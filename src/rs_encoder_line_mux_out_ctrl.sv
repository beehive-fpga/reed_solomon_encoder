==> flow/design.v <==
package rs_encode_pkg;
    localparam RS_WORD_W = 8;
    localparam RS_N = (1 << RS_WORD_W) - 1;
    localparam RS_K = 223;
    localparam RS_T = RS_N - RS_K;
    localparam RS_DATA_PADDING = 31;
    localparam RS_DATA_BYTES = RS_K - RS_DATA_PADDING;
    localparam RS_DATA_BLOCK_SIZE = RS_N - RS_DATA_PADDING;
    localparam PARITY_W = RS_T * 8;
endpackage
module rs_encoder_line_mux_out_ctrl #(
     parameter NUM_RS_UNITS=-1
    ,parameter NUM_RS_UNITS_W=$clog2(NUM_RS_UNITS)
)(
     input clk
    ,input rst
    ,input  logic                           encoder_out_ctrl_byte_val
    ,output logic                           out_ctrl_encoder_byte_rdy
    ,output logic   [NUM_RS_UNITS_W-1:0]    out_ctrl_unit_sel
    ,output logic                           encoder_dst_line_val
    ,input  logic                           dst_encoder_line_rdy
    ,output logic                           out_ctrl_out_datap_init_state
    ,output logic                           out_ctrl_out_datap_store_data
    ,output logic                           out_ctrl_out_datap_store_parity
    ,output logic                           out_ctrl_out_datap_incr_line_count
    ,input  logic                           out_datap_out_ctrl_last_line_byte
    ,input  logic                           out_datap_out_ctrl_last_line
    ,input  logic                           out_datap_out_ctrl_last_parity
    ,output logic                           out_ctrl_in_ctrl_done
    ,input  logic                           in_ctrl_out_ctrl_done
);
    typedef enum logic [2:0] {
        READY = 3'd0,
        SAVE_OUTPUT_BYTES = 3'd1,
        SAVE_PARITY_BYTES = 3'd2,
        LINE_OUT_WAIT = 3'd3,
        OUTPUT_WAIT = 3'd4,
        UND = 'X
    } out_state_e;
    out_state_e out_state_reg;
    out_state_e out_state_next;
    logic   [NUM_RS_UNITS_W-1:0]    unit_sel_reg;
    logic   [NUM_RS_UNITS_W-1:0]    unit_sel_next;
    logic                           init_unit_sel;
    logic                           incr_unit_sel;
    always_ff @(posedge clk) begin
        if (rst) begin
            out_state_reg <= READY;
            unit_sel_reg <= '0;
        end
        else begin
            out_state_reg <= out_state_next;
            unit_sel_reg <= unit_sel_next;
        end
    end
    assign out_ctrl_unit_sel = unit_sel_reg;
    assign unit_sel_next = init_unit_sel
                        ? '0
                        : incr_unit_sel
                            ? unit_sel_reg + 1'b1
                            : unit_sel_reg;
    always_comb begin
        encoder_dst_line_val = 1'b0;
        out_ctrl_encoder_byte_rdy = 1'b0;
        out_ctrl_out_datap_init_state = 1'b0;
        out_ctrl_out_datap_store_data = 1'b0;
        out_ctrl_out_datap_store_parity = 1'b0;
        out_ctrl_out_datap_incr_line_count = 1'b0;
        out_ctrl_in_ctrl_done = 1'b0;
        init_unit_sel = 1'b0;
        incr_unit_sel = 1'b0;
        out_state_next = out_state_reg;
        case (out_state_reg)
            READY: begin
                out_ctrl_encoder_byte_rdy = 1'b1;
                out_ctrl_out_datap_init_state = 1'b1;
                init_unit_sel = 1'b1;
                if (encoder_out_ctrl_byte_val) begin
                    out_ctrl_out_datap_store_data = 1'b1;
                    out_state_next = SAVE_OUTPUT_BYTES;
                end
                else begin
                    out_state_next = READY;
                end
            end
            SAVE_OUTPUT_BYTES: begin
                out_ctrl_encoder_byte_rdy = 1'b1;
                if (encoder_out_ctrl_byte_val) begin
                    out_ctrl_out_datap_store_data = 1'b1;
                    if (out_datap_out_ctrl_last_line_byte) begin
                        if (out_datap_out_ctrl_last_line) begin
                            out_state_next = SAVE_PARITY_BYTES;
                        end
                        else begin
                            out_state_next = LINE_OUT_WAIT;
                        end
                    end
                    else begin
                        out_state_next = SAVE_OUTPUT_BYTES;
                    end
                end
                else begin
                    out_state_next = SAVE_OUTPUT_BYTES;
                end
            end
            SAVE_PARITY_BYTES: begin
                out_ctrl_encoder_byte_rdy = 1'b1;
                if (encoder_out_ctrl_byte_val) begin
                    out_ctrl_out_datap_store_parity = 1'b1;
                    if (out_datap_out_ctrl_last_parity) begin
                        out_state_next = LINE_OUT_WAIT;
                    end
                    else begin
                        out_state_next = SAVE_PARITY_BYTES;
                    end
                end
                else begin
                    out_state_next = SAVE_PARITY_BYTES;
                end
            end
            LINE_OUT_WAIT: begin
                encoder_dst_line_val = 1'b1;
                if (dst_encoder_line_rdy) begin
                    out_ctrl_out_datap_incr_line_count = 1'b1;
                    if (out_datap_out_ctrl_last_line) begin
                        out_state_next = OUTPUT_WAIT;
                    end
                    else begin
                        out_state_next = SAVE_OUTPUT_BYTES;
                    end
                end
                else begin
                    out_state_next = LINE_OUT_WAIT;
                end
            end
            OUTPUT_WAIT: begin
                out_ctrl_in_ctrl_done = 1'b1;
                out_ctrl_out_datap_init_state = 1'b1;
                if (in_ctrl_out_ctrl_done) begin
                    incr_unit_sel = 1'b1;
                    if (unit_sel_reg == (NUM_RS_UNITS-1)) begin
                        out_state_next = READY;
                    end
                    else begin
                        out_state_next = SAVE_OUTPUT_BYTES;
                    end
                end
                else begin
                    out_state_next = OUTPUT_WAIT;
                end
            end
            default: begin
                encoder_dst_line_val = 'X;
                out_ctrl_encoder_byte_rdy = 'X;
                out_ctrl_out_datap_init_state = 'X;
                out_ctrl_out_datap_store_data = 'X;
                out_ctrl_out_datap_store_parity = 'X;
                out_ctrl_out_datap_incr_line_count = 'X;
                out_ctrl_in_ctrl_done = 'X;
                init_unit_sel = 'X;
                incr_unit_sel = 'X;
                out_state_next = UND;
            end
        endcase
    end
endmodule
======== Step by step through the tools: rs_encoder_line_mux_out_ctrl ========
The steps from the RTL of rs_encoder_line_mux_out_ctrl to its reports follow in flow order.
Lines are those of the file above, counted from 1.
Operators: Yosys type, input widths -> output width; for muxes data width and select width s.
Not given: -
design
  top module .............................. rs_encoder_line_mux_out_ctrl
  clock ................................... clk
  cell library ............................ sky130hd
  timing corner ........................... tt_025C_1v80

======== Elaborated design ========
Yosys after proc, flatten, opt, wreduce and memory -nomap, before mapping. Enables and synchronous resets that opt folds into registers are not counted as muxes. Memory bits, and registers merged into a memory's read port (data or address), are not among the register bits. Print and check cells are not counted.
bit counts
  register bits ........................... 35
cells by class
  muxes and demuxes ....................... 23
  reduce/logical cells .................... 12
  add/sub/neg operators ................... 1
  equal/unequal tests ..................... 5
operators with widths
  cell                   count
  $add 32x1->32 const B  1
  $eq 32x32->1 const B   1
  $pmux 1 s2             9
  $reduce_or 4->1        4
  $pmux 3 s5             1
  $reduce_or 3->1        3
  $mux 3                 3
  $reduce_or 2->1        4
  $mux 1                 8
  $eq 3x2->1 const B     2
  $mux 2                 2
  $eq 3x1->1 const B     1
  $eq 3x3->1 const B     1
  $logic_not 3->1        1

======== Logic depth ========
Longest topological path by Yosys (ltp), each cell counted once; first at word level (registers and memories cut), then after technology mapping (sequential cells cut; the memories' decode and read muxes count).
depth
  depth in word-level cells ............... 4
  ABC_AREA ................................ 0
  depth in mapped cells ................... 7

======== Netlist ========
Yosys stat after the flow's synthesis: flattened, memories mapped to cells. It holds for the ABC_AREA given above (unset counts as 0); a run with the other value may have another netlist.
synthesis totals
  flip-flops .............................. 37
  sequential part of the area ............. 740.7 µm²
  mapped area ............................. 1871.8 µm²
  cells in the netlist .................... 223
cell types
  type                      count  area in all (µm²)
  sky130_fd_sc_hd__dfxtp_1  37     740.71
  sky130_fd_sc_hd__or3_1    17     106.352
  sky130_fd_sc_hd__a21oi_1  18     90.086
  sky130_fd_sc_hd__nand2_1  21     78.826
  sky130_fd_sc_hd__nand4_1  12     75.072
  sky130_fd_sc_hd__mux2i_1  7      70.067
  sky130_fd_sc_hd__nand3_1  12     60.058
  sky130_fd_sc_hd__o21ai_0  12     60.058
  sky130_fd_sc_hd__nor2_1   15     56.304
  sky130_fd_sc_hd__and4_1   6      52.55
  sky130_fd_sc_hd__xnor2_1  5      43.792
  sky130_fd_sc_hd__xor2_1   5      43.792
  sky130_fd_sc_hd__nor3_1   8      40.038
  sky130_fd_sc_hd__nor4_1   6      37.536
  sky130_fd_sc_hd__or4_1    4      30.029
  sky130_fd_sc_hd__ha_1     2      25.024
  sky130_fd_sc_hd__buf_6    2      22.522
  sky130_fd_sc_hd__o31ai_1  3      22.522
Not listed: further types 20, cells in them 31.

======== Worst setup path after synthesis ========
Path of least setup slack by OpenSTA after synthesis, without wires, with an ideal clock, recovery checks aside; 20% of the period is set as input and as output delay. Where synthesis merged equal registers, the netlist keeps one of their names.
timing post-synthesis
  path type ............................... register to register
  from .................................... reg unit_sel_reg[5]
  to ...................................... reg unit_sel_reg[18]
  setup time .............................. 0.070 ns
  arrival ................................. 1.772 ns
  clock period ............................ 2.19 ns
  path buffers ............................ 1
  stages .................................. 6
  path delay .............................. 1.842 ns
  path slack .............................. 0.348 ns
  synthesis period reached ................ 1.842 ns
"path delay" = arrival - input delay + setup time.
"stages": output pins that drive a net of the path, with the launching flip-flop's if there is one; two outputs of one cell count as two.
"synthesis period reached" is the clock period less the worst setup slack; recovery checks do not enter. This is arithmetic on one report: input and output delays are still those of the set period (20% each).
The rows between start and end are the longest chain of elaborated cells between them; the timing report does not say that the signal goes this way. Where chains are equally long, one stands for them.
Each line given opens the expression or statement behind the cell; cells for indexed reads and writes are added by Yosys, which also makes memories of some case tables.
between the ends, post-synthesis
  cell sequence ........................... sky130_fd_sc_hd__dfxtp_1 -> sky130_fd_sc_hd__nand4_4 -> sky130_fd_sc_hd__or4_4 -> sky130_fd_sc_hd__buf_6 -> sky130_fd_sc_hd__or3_1 -> sky130_fd_sc_hd__a21oi_1
  length of the longest elaborated chain .. 1
  elaborated cells on any way between the ends .. 1
  RTL lines with such cells ............... 1
  those cells by class .................... add/sub: 1
ends and longest elaborated chain, post-synthesis
  element          line  source
  start, declared  42    logic   [NUM_RS_UNITS_W-1:0]    unit_sel_reg;
  start, assigned  49    unit_sel_reg <= '0;
  start, assigned  53    unit_sel_reg <= unit_sel_next;
  $add 32x1->32    60    ? unit_sel_reg + 1'b1
  end, assigned    49
  end, assigned    53
  end, declared    42

======== Path in the finished layout ========
Path of least setup slack in the final report of run 1 (OpenROAD, finished layout, wires in). Where an end is a register, its clock arrival counts in the times.
timing after layout
  path type ............................... register to register
  from .................................... reg unit_sel_reg[10]
  to ...................................... reg unit_sel_reg[24]
  path buffers ............................ 1
  setup time .............................. 0.06 ns
  clock period ............................ 1.32 ns
  arrival ................................. 2.00 ns
  path slack .............................. -0.44 ns
  stages .................................. 6
The rows between start and end are the longest chain of elaborated cells between them; the timing report does not say that the signal goes this way. Where chains are equally long, one stands for them.
between the ends, after layout
  cell sequence ........................... sky130_fd_sc_hd__dfxtp_2 -> sky130_fd_sc_hd__nand4_1 -> sky130_fd_sc_hd__buf_4 -> sky130_fd_sc_hd__or4_4 -> sky130_fd_sc_hd__or3_4 -> sky130_fd_sc_hd__a21oi_2
  length of the longest elaborated chain .. 1
  elaborated cells on any way between the ends .. 1
  RTL lines with such cells ............... 1
  those cells by class .................... add/sub: 1
ends and longest elaborated chain, after layout
  element          line  source
  start, declared  42    logic   [NUM_RS_UNITS_W-1:0]    unit_sel_reg;
  start, assigned  49    unit_sel_reg <= '0;
  start, assigned  53    unit_sel_reg <= unit_sel_next;
  $add 32x1->32    60    ? unit_sel_reg + 1'b1
  end, assigned    49
  end, assigned    53
  end, declared    42

Design rs_encoder_line_mux_out_ctrl on sky130hd. What follows are 2 stored runs of the flow, each under its own settings; their order means nothing. The constraints put input and output delay at 20% of the set period each and load the outputs with 0.01 pF.
"achieved clock period (ns)" is the run's clock period less its worst setup slack. It is reckoned from that one timing run; input and output delays stay at 20% of the period that was set.
"finish__power__total" rests on the timing tool's default activity at the inputs, not on a simulated workload.

Flow files of run 1
==> flow/run.sh <==
#!/bin/bash
# the make line also repeats the synthesis and layout settings of config.mk as NAME=value (left out here)
make -C /OpenROAD-flow-scripts/flow DESIGN_CONFIG=/design/flow/config.mk WORK_HOME=/design/flow/orfs CLKGATE_MAP_FILE= finish
==> flow/config.mk <==
export PLATFORM = sky130hd
export DESIGN_NAME = rs_encoder_line_mux_out_ctrl
export DESIGN_NICKNAME = rs_encoder_line_mux_out_ctrl
export VERILOG_FILES = /design/flow/design.v
export SDC_FILE = /design/flow/constraint.sdc
export NUM_CORES = 4
export LEC_CHECK = 0
export CAP_MARGIN = 20
export CELL_PAD_IN_SITES_GLOBAL_PLACEMENT = 0
export CORE_MARGIN = 2
export CORE_UTILIZATION = 26
export CTS_CLUSTER_DIAMETER = 214
export CTS_CLUSTER_SIZE = 45
export GPL_ROUTABILITY_DRIVEN = 0
export MAX_ROUTING_LAYER = met4
export MIN_ROUTING_LAYER = met2
export PLACE_DENSITY = 0.63
export SETUP_SLACK_MARGIN = 0.07
export SLEW_MARGIN = 20
==> flow/constraint.sdc <==
create_clock -name core_clock -period 1.32 [get_ports {clk}]
set_input_delay 0.2640 -clock core_clock [delete_from_list [all_inputs] [get_ports {clk}]]
set_output_delay 0.2640 -clock core_clock [all_outputs]
set_load 0.01 [all_outputs]

report of run 1
yosys chip area after synthesis (um^2): 1871.8
finish__design__die__area: 7894.3
finish__design__instance__area__stdcell: 3778.6
finish__timing__setup__ws: -0.441
finish__timing__setup__tns: -9.539
finish__timing__hold__ws: 0.408
finish__power__total: 2.269e-03
achieved clock period (ns): 1.761

Flow files of run 2
==> flow/run.sh <==
#!/bin/bash
# the make line also repeats the synthesis and layout settings of config.mk as NAME=value (left out here)
make -C /OpenROAD-flow-scripts/flow DESIGN_CONFIG=/design/flow/config.mk WORK_HOME=/design/flow/orfs CLKGATE_MAP_FILE= finish
==> flow/config.mk <==
export PLATFORM = sky130hd
export DESIGN_NAME = rs_encoder_line_mux_out_ctrl
export DESIGN_NICKNAME = rs_encoder_line_mux_out_ctrl
export VERILOG_FILES = /design/flow/design.v
export SDC_FILE = /design/flow/constraint.sdc
export NUM_CORES = 4
export LEC_CHECK = 0
export CAP_MARGIN = 20
export CORE_MARGIN = 2
export CORE_UTILIZATION = 41
export CTS_CLUSTER_SIZE = 53
export MAX_ROUTING_LAYER = met5
export MIN_ROUTING_LAYER = met1
export PLACE_DENSITY = 0.61
export SETUP_SLACK_MARGIN = 0.06
export SLEW_MARGIN = 15
export TNS_END_PERCENT = 95
==> flow/constraint.sdc <==
create_clock -name core_clock -period 1.57 [get_ports {clk}]
set_input_delay 0.3140 -clock core_clock [delete_from_list [all_inputs] [get_ports {clk}]]
set_output_delay 0.3140 -clock core_clock [all_outputs]
set_load 0.01 [all_outputs]

report of run 2
yosys chip area after synthesis (um^2): 1871.8
finish__design__die__area: 5121.6
finish__design__instance__area__stdcell: 3319.4
finish__timing__setup__ws: -0.187
finish__timing__setup__tns: -1.503
finish__timing__hold__ws: 0.491
finish__power__total: 1.727e-03
achieved clock period (ns): 1.757
